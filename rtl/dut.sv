==> flow/design.v <==
module MyDesign(
    input logic reset_n,
    input logic clk,
    input logic dut_valid,
    output logic dut_ready,
    output logic dut__tb__sram_input_write_enable,
    output logic [16-1 : 0] dut__tb__sram_input_write_address,
    output logic [32-1 : 0] dut__tb__sram_input_write_data,
    output logic [16-1 : 0] dut__tb__sram_input_read_address,
    input logic [32-1 : 0] tb__dut__sram_input_read_data,     
    output logic dut__tb__sram_weight_write_enable,
    output logic [16-1 : 0] dut__tb__sram_weight_write_address,
    output logic [32-1 : 0] dut__tb__sram_weight_write_data,
    output logic [16-1 : 0] dut__tb__sram_weight_read_address,
    input logic [32-1 : 0] tb__dut__sram_weight_read_data,     
    output logic dut__tb__sram_result_write_enable,
    output logic [16-1 : 0] dut__tb__sram_result_write_address,
    output logic [32-1 : 0] dut__tb__sram_result_write_data,
    output logic [16-1 : 0] dut__tb__sram_result_read_address,
    input logic [32-1 : 0] tb__dut__sram_result_read_data,
    output logic dut__tb__sram_scratchpad_write_enable,
    output logic [16-1 : 0] dut__tb__sram_scratchpad_write_address,
    output logic [32-1 : 0] dut__tb__sram_scratchpad_write_data,
    output logic [16-1 : 0] dut__tb__sram_scratchpad_read_address,
    input logic [32-1 : 0] tb__dut__sram_scratchpad_read_data
);
typedef enum logic [2:0] {
    IDLE,
    READ_DIM,
    READ_INPUT,
    ACCUMULATE,
    WRITE_DATA,
    DONE
} state_t;
state_t current_state, next_state;
logic [31:0]  accum_result;
logic [31:0]  temp_result;
logic [31:0]  input_data;
logic [14:0] input_address;			 
logic [31:0]  weight_data;
logic [15:0] weight_address;
logic [13:0] matrix_a_rows;			 
logic [15:0] matrix_a_cols;
logic [13:0] matrix_b_cols;
logic [14:0] total_elements_b;			 
logic [13:0] total_writes;
logic [13:0] row_counter;
logic [15:0] a_column_counter;
logic [13:0] b_element_counter;
logic [13:0] b_column_counter;			 
logic [13:0] write_count;			 
logic [15:0] result_addr;
logic [13:0] scratchpad_addr;			 
logic first_write;				 
logic [15:0] col_dims;
logic set_dut_ready;
logic compute_complete;
logic read_addr_sel ;
logic write_enable_sel;
logic [2:0]done_count;
always @(posedge clk) begin : proc_current_state_fsm
  if(!reset_n) begin  
    current_state <= IDLE;
  end else begin
    current_state <= next_state;
  end
end
always @(posedge clk) begin : proc_compute_complete
  if(!reset_n) begin
    compute_complete <= 0;
  end else begin
    compute_complete <= (set_dut_ready) ? 1'b1 : 1'b0;
  end
end
assign dut_ready = compute_complete;
always @(posedge clk) begin : proc_matrix_size
  if(!reset_n) begin
    matrix_a_rows <= 0;
    matrix_a_cols <= 0;
    matrix_b_cols <= 0;
    dut__tb__sram_input_write_enable <= 0;
    dut__tb__sram_weight_write_enable <= 0;
  end else begin
   if (current_state==READ_DIM) begin
    matrix_a_rows <= tb__dut__sram_input_read_data[31:16];
    matrix_a_cols <= tb__dut__sram_input_read_data[15:0];
    matrix_b_cols <= tb__dut__sram_weight_read_data[15:0];
    total_elements_b <= tb__dut__sram_input_read_data[15:0] * tb__dut__sram_weight_read_data[15:0];
    total_writes <=tb__dut__sram_input_read_data[31:16]*tb__dut__sram_weight_read_data[15:0]; 
   end
  end
end
always @(posedge clk) begin
  if (!reset_n || current_state == IDLE) begin
    done_count <= 3'b000;
  end else if (current_state == DONE ) begin 
    done_count <= done_count + 1;
  end
end
assign col_dims = (done_count<3) ? matrix_a_cols : 
                  (done_count==3) ? matrix_b_cols : 
                  (done_count==4)  ? matrix_a_rows : 
                   0;
always @(posedge clk) begin  
  if(!reset_n) begin  
    first_write <= 0;
  end else begin
    if (current_state==DONE)
    	first_write <= 0;
    else if (current_state==WRITE_DATA)
    	first_write <= 1;
  end
end
always @(posedge clk) begin
    if (!reset_n|| current_state == IDLE) begin
      input_address  <= 1'b0;
      weight_address <= 1'b0;
      row_counter <= 1'b0;
      a_column_counter <= 1'b0;
      b_element_counter <= 1'b0;
      b_column_counter <= 1'b1;
      write_count <= 1'b0;
    end
    else begin
     if (done_count<3) begin
      if (read_addr_sel == 1'b0) begin
        input_address <= 1'b0;
	weight_address <= 1'b0;
        a_column_counter <= 1'b0;
        row_counter <= 1'b0;
        b_element_counter <= 1'b0;
      end
      else if (read_addr_sel == 1'b1) begin
      	input_address <= 12'h001  + (row_counter * matrix_a_cols) + a_column_counter;
        weight_address <= 12'h001 + b_element_counter + done_count * total_elements_b;
	if (a_column_counter == matrix_a_cols -1 && b_element_counter != total_elements_b -1) begin
                    a_column_counter <= 0;  
	            b_element_counter <= b_element_counter + 1;
        end else if (b_element_counter == total_elements_b-1) begin
	        row_counter <= row_counter + 1;  		 
	        a_column_counter <= 0;
		b_element_counter <= 0;
	    end 
            else if (a_column_counter < matrix_a_cols-1 && b_element_counter != total_elements_b -1 ) begin
	        a_column_counter <= a_column_counter + 1;
	        b_element_counter <= b_element_counter + 1; 
	    end 
     end	
    end
	else if (done_count==3) begin
      if (read_addr_sel == 1'b0) begin
        input_address <= 1'b0;
	weight_address <= 1'b0;
        a_column_counter <= 1'b0;
        row_counter <= 1'b0;
        b_element_counter <= 1'b0;
      end
      else if (read_addr_sel == 1'b1) begin
      	input_address <=  (row_counter * matrix_b_cols) + a_column_counter;
        weight_address <=  b_element_counter;
	if (a_column_counter == matrix_b_cols -1 && b_element_counter != total_writes -1) begin
                    a_column_counter <= 0;  
	            b_element_counter <= b_element_counter + 1;
        end else if (b_element_counter == total_writes-1) begin
	        row_counter <= row_counter + 1;  		 
	        a_column_counter <= 0;
		b_element_counter <= 0;
	    end 
            else if (a_column_counter < matrix_b_cols-1 && b_element_counter != total_writes -1 ) begin
	        a_column_counter <= a_column_counter + 1;
	        b_element_counter <= b_element_counter + 1; 
	    end 
     end	
    end
	else if (done_count ==4) begin
      if (read_addr_sel == 1'b0) begin
        input_address <= 1'b0;
	weight_address <= 1'b0;
        a_column_counter <= 1'b0;
        row_counter <= 1'b0;
        b_element_counter <= 1'b0;
	b_column_counter <= 1'b1;
      end
      else if (read_addr_sel == 1'b1) begin
      	input_address <=  (row_counter * matrix_a_rows) + a_column_counter + total_writes + total_writes +total_writes; 	 
        weight_address <=  b_element_counter + total_writes;
	if (a_column_counter == matrix_a_rows -1 && b_element_counter != total_writes -1) begin
                    a_column_counter <= 0;  
	            b_element_counter <= b_column_counter;
		    b_column_counter <= b_column_counter +1;
		    write_count <= write_count +1;
        end else if (b_element_counter == total_writes-1) begin
	        row_counter <= row_counter + 1;  		 
	        a_column_counter <= 0;
		b_element_counter <= 0;
		b_column_counter <= 1;
	    end 
            else if (a_column_counter < matrix_a_rows-1 && b_element_counter != total_writes -1 ) begin
	        a_column_counter <= a_column_counter + 1;
	        b_element_counter <= b_element_counter + matrix_b_cols; 
	    end 
     end	
end
    end
 end
assign dut__tb__sram_input_read_address = (done_count<3)? input_address : 0;
assign dut__tb__sram_weight_read_address = (done_count<3)? weight_address : 0;
assign dut__tb__sram_result_read_address = (done_count>2)? input_address : 0;
assign dut__tb__sram_scratchpad_read_address = (done_count>2)? weight_address : 0;
always @(posedge clk) begin : proc_accumulation
  if(!reset_n|| current_state == IDLE) begin
    input_data   <= 1'b0;
    weight_data  <= 1'b0;
    accum_result <= 1'b0;
  end else begin
    accum_result <= accum_result;
    if (done_count <3) begin
    	input_data <= tb__dut__sram_input_read_data;
    	weight_data <= tb__dut__sram_weight_read_data;
    end else if(done_count >2) begin
    	input_data <= tb__dut__sram_result_read_data;
    	weight_data <= tb__dut__sram_scratchpad_read_data;
    end
	if (current_state == WRITE_DATA) 
		accum_result <= 0;
	else 
		accum_result <= accum_result + temp_result;
   end
end
assign temp_result = input_data*weight_data;
always @(posedge clk) begin : proc_sram_write_address_r
  if(!reset_n || current_state == IDLE) begin
    result_addr <= 0;
    scratchpad_addr <= 0;
  end else begin
    result_addr <= write_enable_sel ? result_addr + 1 : result_addr; 
    if (done_count)	
	scratchpad_addr <= write_enable_sel ? scratchpad_addr + 1 : scratchpad_addr;
  end
end
 assign dut__tb__sram_result_write_enable = write_enable_sel;
 assign dut__tb__sram_result_write_address = result_addr;
 assign dut__tb__sram_result_write_data = write_enable_sel ? (accum_result + temp_result) : 0;
 assign dut__tb__sram_scratchpad_write_enable = write_enable_sel && (done_count==2 ||done_count ==1);
 assign dut__tb__sram_scratchpad_write_address = scratchpad_addr;
 assign	dut__tb__sram_scratchpad_write_data = write_enable_sel ? (accum_result + temp_result) : 0;
always @(*) begin : proc_next_state_fsm
  next_state          = IDLE;
  case (current_state)
    IDLE                    : begin
	if (dut_valid) begin
		set_dut_ready       = 1'b0;
        	read_addr_sel       = 1'b0;
        	write_enable_sel    = 1'b0;
        	next_state          = READ_DIM;
      	end
      	else begin
        	set_dut_ready       = 1'b1;
        	read_addr_sel       = 1'b0;
        	write_enable_sel    = 1'b0;
        	next_state          = IDLE;
      	end
    end
    READ_DIM  : begin
      set_dut_ready         = 1'b0;
      read_addr_sel         = 1'b0;  
      write_enable_sel      = 1'b0;
      next_state            = READ_INPUT;
    end 
    READ_INPUT: begin
      set_dut_ready         = 1'b0;
      read_addr_sel         = 1'b1;   
      write_enable_sel      = 1'b0;
      next_state            = ACCUMULATE;    
    end
    ACCUMULATE: begin
      set_dut_ready         = 1'b0;
      read_addr_sel         = 1'b1;   
      write_enable_sel      = 1'b0;
      if (a_column_counter !=1 && col_dims>1 )
      	next_state            = ACCUMULATE; 
      else 
	next_state = WRITE_DATA;   
    end
    WRITE_DATA: begin
      set_dut_ready         = 1'b0;
      read_addr_sel         = 1'b1;  
      write_enable_sel      = first_write? 1'b1: 1'b0;
      if (col_dims<2 ) begin
	if (write_count<total_writes+1)
		next_state = WRITE_DATA;
	else 
		next_state = DONE;
      end
      else begin
	if (done_count !=4) begin
      if (row_counter == matrix_a_rows && b_element_counter==2)			 
      	next_state = DONE;
      else 
		next_state = ACCUMULATE; 
      end
      else if (done_count ==4) begin
	if (write_count > total_writes)			 
      	next_state = DONE;
      else 
		next_state = ACCUMULATE; 
      end
	end
    end
    DONE: begin
      set_dut_ready         = 1'b0;
      read_addr_sel         = 1'b0;  
      write_enable_sel      = 1'b0;
      if (done_count ==4)
	next_state = IDLE;
      else   
	next_state = READ_INPUT;   
    end
    default                 :  begin
      set_dut_ready         = 1'b1;
      read_addr_sel         = 1'b0;  
      write_enable_sel      = 1'b0;
      next_state = IDLE;    
    end
endcase
end
endmodule
# Step by step through the tools: MyDesign
# What the tools print for MyDesign, step after step.
# Lines are those of the file above, counted from 1.
# Cell names lack the library's common part.
inputs:
  top: "MyDesign"
  clk_port: "clk"
  cell_library: "sky130hd"
  lib_corner: "tt_025C_1v80"

# Word-level counts
# Source: Yosys, flattened and elaborated, memories not mapped. Widths are those after wreduce. Registers that Yosys merges into a memory's read port (data or address) are not register bits. Print and check cells do not count.
word_totals:
  reg_bits: 310
  inputBits: 131
  out_inout_bits: 261
  wordCells: 204
classes:
  addsub: 26
  multipliers: 7
  cmp: 9
  equal: 28
  n_mux: 84
  logic: 3
  reduce_and_logical: 26
ops:
  columns: ["op", "n"]
  rows:
  - ["multiplier 32 x 32 -> 32 bit", 1]
  - ["2-to-1 mux 14 bit", 32]
  - ["multiplier 14 x 14 -> 15 bit", 2]
  - ["2-to-1 mux 16 bit", 22]
  - ["multiplier 16 x 16 -> 14 bit", 1]
  - ["multiplier 16 x 16 -> 15 bit", 1]
  - ["multiplier 14 x 16 -> 15 bit", 1]
  - ["2-to-1 mux 32 bit", 5]
  - ["2-to-1 mux 15 bit", 9]
  - ["< comparator 16 x 32 -> 1 bit", 3]
  - ["equality test 16 x 32 -> 1 bit", 3]
  - ["adder 14 x 1 -> 14 bit (second input constant)", 5]
  - ["equality test 14 x 32 -> 1 bit", 2]
  - ["inequality test 14 x 32 -> 1 bit", 2]
  - ["multiplier 3 x 15 -> 16 bit", 1]
  - ["subtractor 14 x 1 -> 15 bit (second input constant)", 3]
  - ["adder 15 x 14 -> 15 bit", 3]
  - ["adder 15 bit", 3]
  - ["adder 16 x 1 -> 16 bit (second input constant)", 2]
  - ["adder 32 bit", 1]
  - ["case mux 3 bit (select 6 bit)", 1]
  - ["2-to-1 mux 3 bit", 6]
  - ["subtractor 16 x 1 -> 17 bit (second input constant)", 1]
  - ["subtractor 15 x 1 -> 16 bit (second input constant)", 1]
  - ["adder 15 x 16 -> 16 bit", 1]
  - ["> comparator 16 x 1 -> 1 bit (second input constant)", 1]
  - ["inequality test 16 x 1 -> 1 bit (second input constant)", 1]
  - ["< comparator 16 x 2 -> 1 bit (second input constant)", 1]
# Other operator kinds: 35; their cells: 68.

# Depth
# Yosys ltp: most cells in a row. Word level: on the elaborated netlist, between registers, memories and ports. Mapped: between sequential cells and ports; inverters and the memories' decode and read muxes count.
depth:
  depth_word: 10
  abc_area: 0
  ltp_mapped: 30
  mapped_depth_nobuf: 27

# Netlist
# The flow's flattened synthesis, as Yosys stat reports it; memories are mapped. The netlist is that of the ABC_AREA named above (0 if unset); the other value can give another one.
synth_totals:
  mapped_cells: 6680
  area_um2: 56350.3
  seqArea_um2: 6556.3
  ffs: 313
  buf_cells: 508
by_type:
  columns: ["cell_type", "n", "area_total_um2"]
  rows:
  - ["fa_1", 860, 1.72E+04]
  - ["ha_1", 488, 6.11E+03]
  - ["dfxtp_1", 284, 5.69E+03]
  - ["inv_1", 1065, 4E+03]
  - ["and2_1", 605, 3784.88]
  - ["nand2_1", 870, 3.27E+03]
  - ["xnor2_1", 329, 2.88E+03]
  - ["clkbuf_1", 340, 1.28E+03]
  - ["nor2_1", 327, 1.23E+03]
  - ["buf_4", 134, 1.01E+03]
  - ["xor2_1", 114, 998.458]
  - ["edfxtp_1", 29, 870.835]
  - ["a21oi_1", 168, 840.806]
  - ["o21ai_0", 130, 650.624]
  - ["nor2b_1", 100, 625.6]
  - ["a311oi_1", 68, 595.571]
  - ["mux2i_1", 57, 570.547]
  - ["nand3_1", 93, 465.446]
# Not listed: further types 61, cells in them 619.

# Path before layout
# Path of least setup slack by OpenSTA after synthesis, without wires, with an ideal clock, recovery checks aside; 20% of the period is set as input and as output delay. Where synthesis merged equal registers, the netlist keeps one of their names.
synth_timing:
  kind: "reg-to-output"
  start: "reg input_data[13]"
  end: "out dut__tb__sram_scratchpad_write_data[31]"
  clock_period_ns: 9.11
  output_delay_ns: 1.822
  t_first_pin_ns: 0.000
  t_arrival_ns: 7.314
  required_ns: 7.288
  slack_ns: -0.026
  path_delay_ns: 7.314
  path_stages: 29
  n_path_buf: 3
  period_less_setup_slack_ns: 9.136
# "path_delay_ns" is the arrival time less input delay plus setup time.
# At an output port there is no setup time.
# "path_stages" counts driving pins, that of a launching flip-flop among them; a cell with two outputs on the path counts twice.
# "period_less_setup_slack_ns" is the clock period less the worst setup slack; recovery checks do not enter. This is arithmetic on one report: input and output delays are still those of the set period (20% each).
# The rows between start and end are the longest chain of elaborated cells between them; the timing report does not say that the signal goes this way. Where chains are equally long, one stands for them.
# A line is the first line of the expression or statement that the cell stems from. Yosys adds cells for indexed reads and writes and turns some case tables into memories.
# At most two assigning lines are given for a register; there are more.
synth_between:
  path_cell_list: "dfxtp_1 clkbuf_1 clkbuf_1 and2_1 fa_1 fa_1 fa_1 inv_1 fa_1 inv_1 fa_1 inv_1 fa_1 inv_1 fa_1 inv_1 fa_1 inv_1 ha_1 a21o_1 a21o_1 a21oi_1 o21ai_0 a2111o_1 o311a_1 a221oi_1 xnor2_1 nor2_1 buf_4"
  elab_chain_len: 3
  cone_cells: 3
  classes_between: "add/sub (1); mul (1); mux (1)"
synth_lines:
  columns: ["item", "line_no", "rtl"]
  rows:
  - ["start, declared", 38, "logic [31:0]  input_data;"]
  - ["start, assigned", 218, "input_data <= tb__dut__sram_input_read_data;"]
  - ["start, assigned", 221, "input_data <= tb__dut__sram_result_read_data;"]
  - ["multiplier 32 x 32 -> 32 bit", 230, "assign temp_result = input_data*weight_data;"]
  - ["adder 32 bit", 246, "assign dut__tb__sram_scratchpad_write_data = write_enable_sel ? (accum_result + temp_result) : 0;"]
  - ["2-to-1 mux 32 bit", 246, null]
  - ["end, declared", 23, "output logic [32-1 : 0] dut__tb__sram_scratchpad_write_data,"]
# Some nets on the timed path still bear RTL names; the line given drives or declares the net.
synth_nets:
  columns: ["signal", "line_no", "rtl"]
  rows:
  - ["dut__tb__sram_result_write_data[31]", 243, "assign dut__tb__sram_result_write_data = write_enable_sel ? (accum_result + temp_result) : 0;"]

# Worst path after layout
# From the final timing report of flow run A: the path of least setup slack in the routed layout; clock arrival at registers is part of the times.
layout_timing:
  kind: "reg-to-output"
  start: "reg weight_data[4]"
  end: "out dut__tb__sram_scratchpad_write_data[27]"
  clock_period_ns: 10.6
  output_delay_ns: 2.12
  t_first_pin_ns: 0.67
  t_arrival_ns: 7.59
  required_ns: 8.48
  slack_ns: 0.89
  path_stages: 28
  n_path_buf: 5
# The rows between start and end are the longest chain of elaborated cells between them; the timing report does not say that the signal goes this way. Where chains are equally long, one stands for them.
# At most two assigning lines are given for a register; there are more.
layout_between:
  path_cell_list: "dfxtp_4 buf_12 buf_8 and2_1 fa_1 fa_2 fa_1 inv_1 fa_1 inv_1 ha_4 ha_4 fa_1 inv_1 fa_1 inv_1 ha_2 a21o_1 a211oi_4 a2bb2oi_4 a31oi_4 a2111o_1 o311a_4 buf_4 buf_4 xnor2_2 nor2_2 buf_2"
  elab_chain_len: 3
  cone_cells: 3
  classes_between: "add/sub (1); mul (1); mux (1)"
layout_lines:
  columns: ["item", "line_no", "rtl"]
  rows:
  - ["start, declared", 40, "logic [31:0]  weight_data;"]
  - ["start, assigned", 219, "weight_data <= tb__dut__sram_weight_read_data;"]
  - ["start, assigned", 222, "weight_data <= tb__dut__sram_scratchpad_read_data;"]
  - ["multiplier 32 x 32 -> 32 bit", 230, "assign temp_result = input_data*weight_data;"]
  - ["adder 32 bit", 246, "assign dut__tb__sram_scratchpad_write_data = write_enable_sel ? (accum_result + temp_result) : 0;"]
  - ["2-to-1 mux 32 bit", 246, null]
  - ["end, declared", 23, "output logic [32-1 : 0] dut__tb__sram_scratchpad_write_data,"]

# Measured data: module MyDesign, platform sky130hd, 2 stored runs of the flow under differing settings, order arbitrary. Input and output delays are each 20% of the period that was set; the output load is 0.01 pF.
# "period_less_ws_ns": clock period set for the run, less the worst setup slack. It is reckoned from that one timing run; input and output delays stay at 20% of the period that was set.
# "worstPathTime_ns" means the part of the period allowed to the worst setup path (the constraints hold back 20% at inputs and 20% at outputs) less its slack; where the path has registers, the arrival times of their clocks count too.
# "power_total_uw": no workload was simulated; the value follows from the tool's default switching activity.
runs:
  - name: "flow run A"
    settings:
      period_ns: 10.6
      SETUP_SLACK_MARGIN: 2.0
      CAP_MARGIN: 20
      CORE_MARGIN: 2
      CORE_UTILIZATION: 40
      SLEW_MARGIN: 20
    results:
      timing.setup.ws_ns: 0.888
      synthArea_um2: 56350.3
      fin_hold_ws_ns: 0.458
      final_setup_tns_ns: 0.000
      worstPathTime_ns: 7.59
      worstPathKind: "reg-to-output"
      post_route_util_pct: 45.6
      period_less_ws_ns: 9.712
      final_die_area_um2: 143895.0
      cell_area_final_um2: 63769.9
      power_total_uw: 6152
  - name: "flow run B"
    settings:
      period_ns: 12.5
      CORE_UTILIZATION: 33
      SETUP_SLACK_MARGIN: 1.86
      PLACE_DENSITY_LB_ADDON: 0.03
      CELL_PAD_IN_SITES_GLOBAL_PLACEMENT: 3
      GPL_TIMING_DRIVEN: 0
      GPL_ROUTABILITY_DRIVEN: 0
      CTS_CLUSTER_SIZE: 11
      CTS_CLUSTER_DIAMETER: 113
      CAP_MARGIN: 10
      SLEW_MARGIN: 20
      CORE_MARGIN: 2
    results:
      timing.setup.ws_ns: 1.886
      synthArea_um2: 56350.3
      fin_hold_ws_ns: 0.470
      final_setup_tns_ns: 0.000
      worstPathTime_ns: 8.11
      worstPathKind: "reg-to-output"
      post_route_util_pct: 38.5
      period_less_ws_ns: 10.614
      final_die_area_um2: 174081.0
      cell_area_final_um2: 65252.6
      power_total_uw: 5213
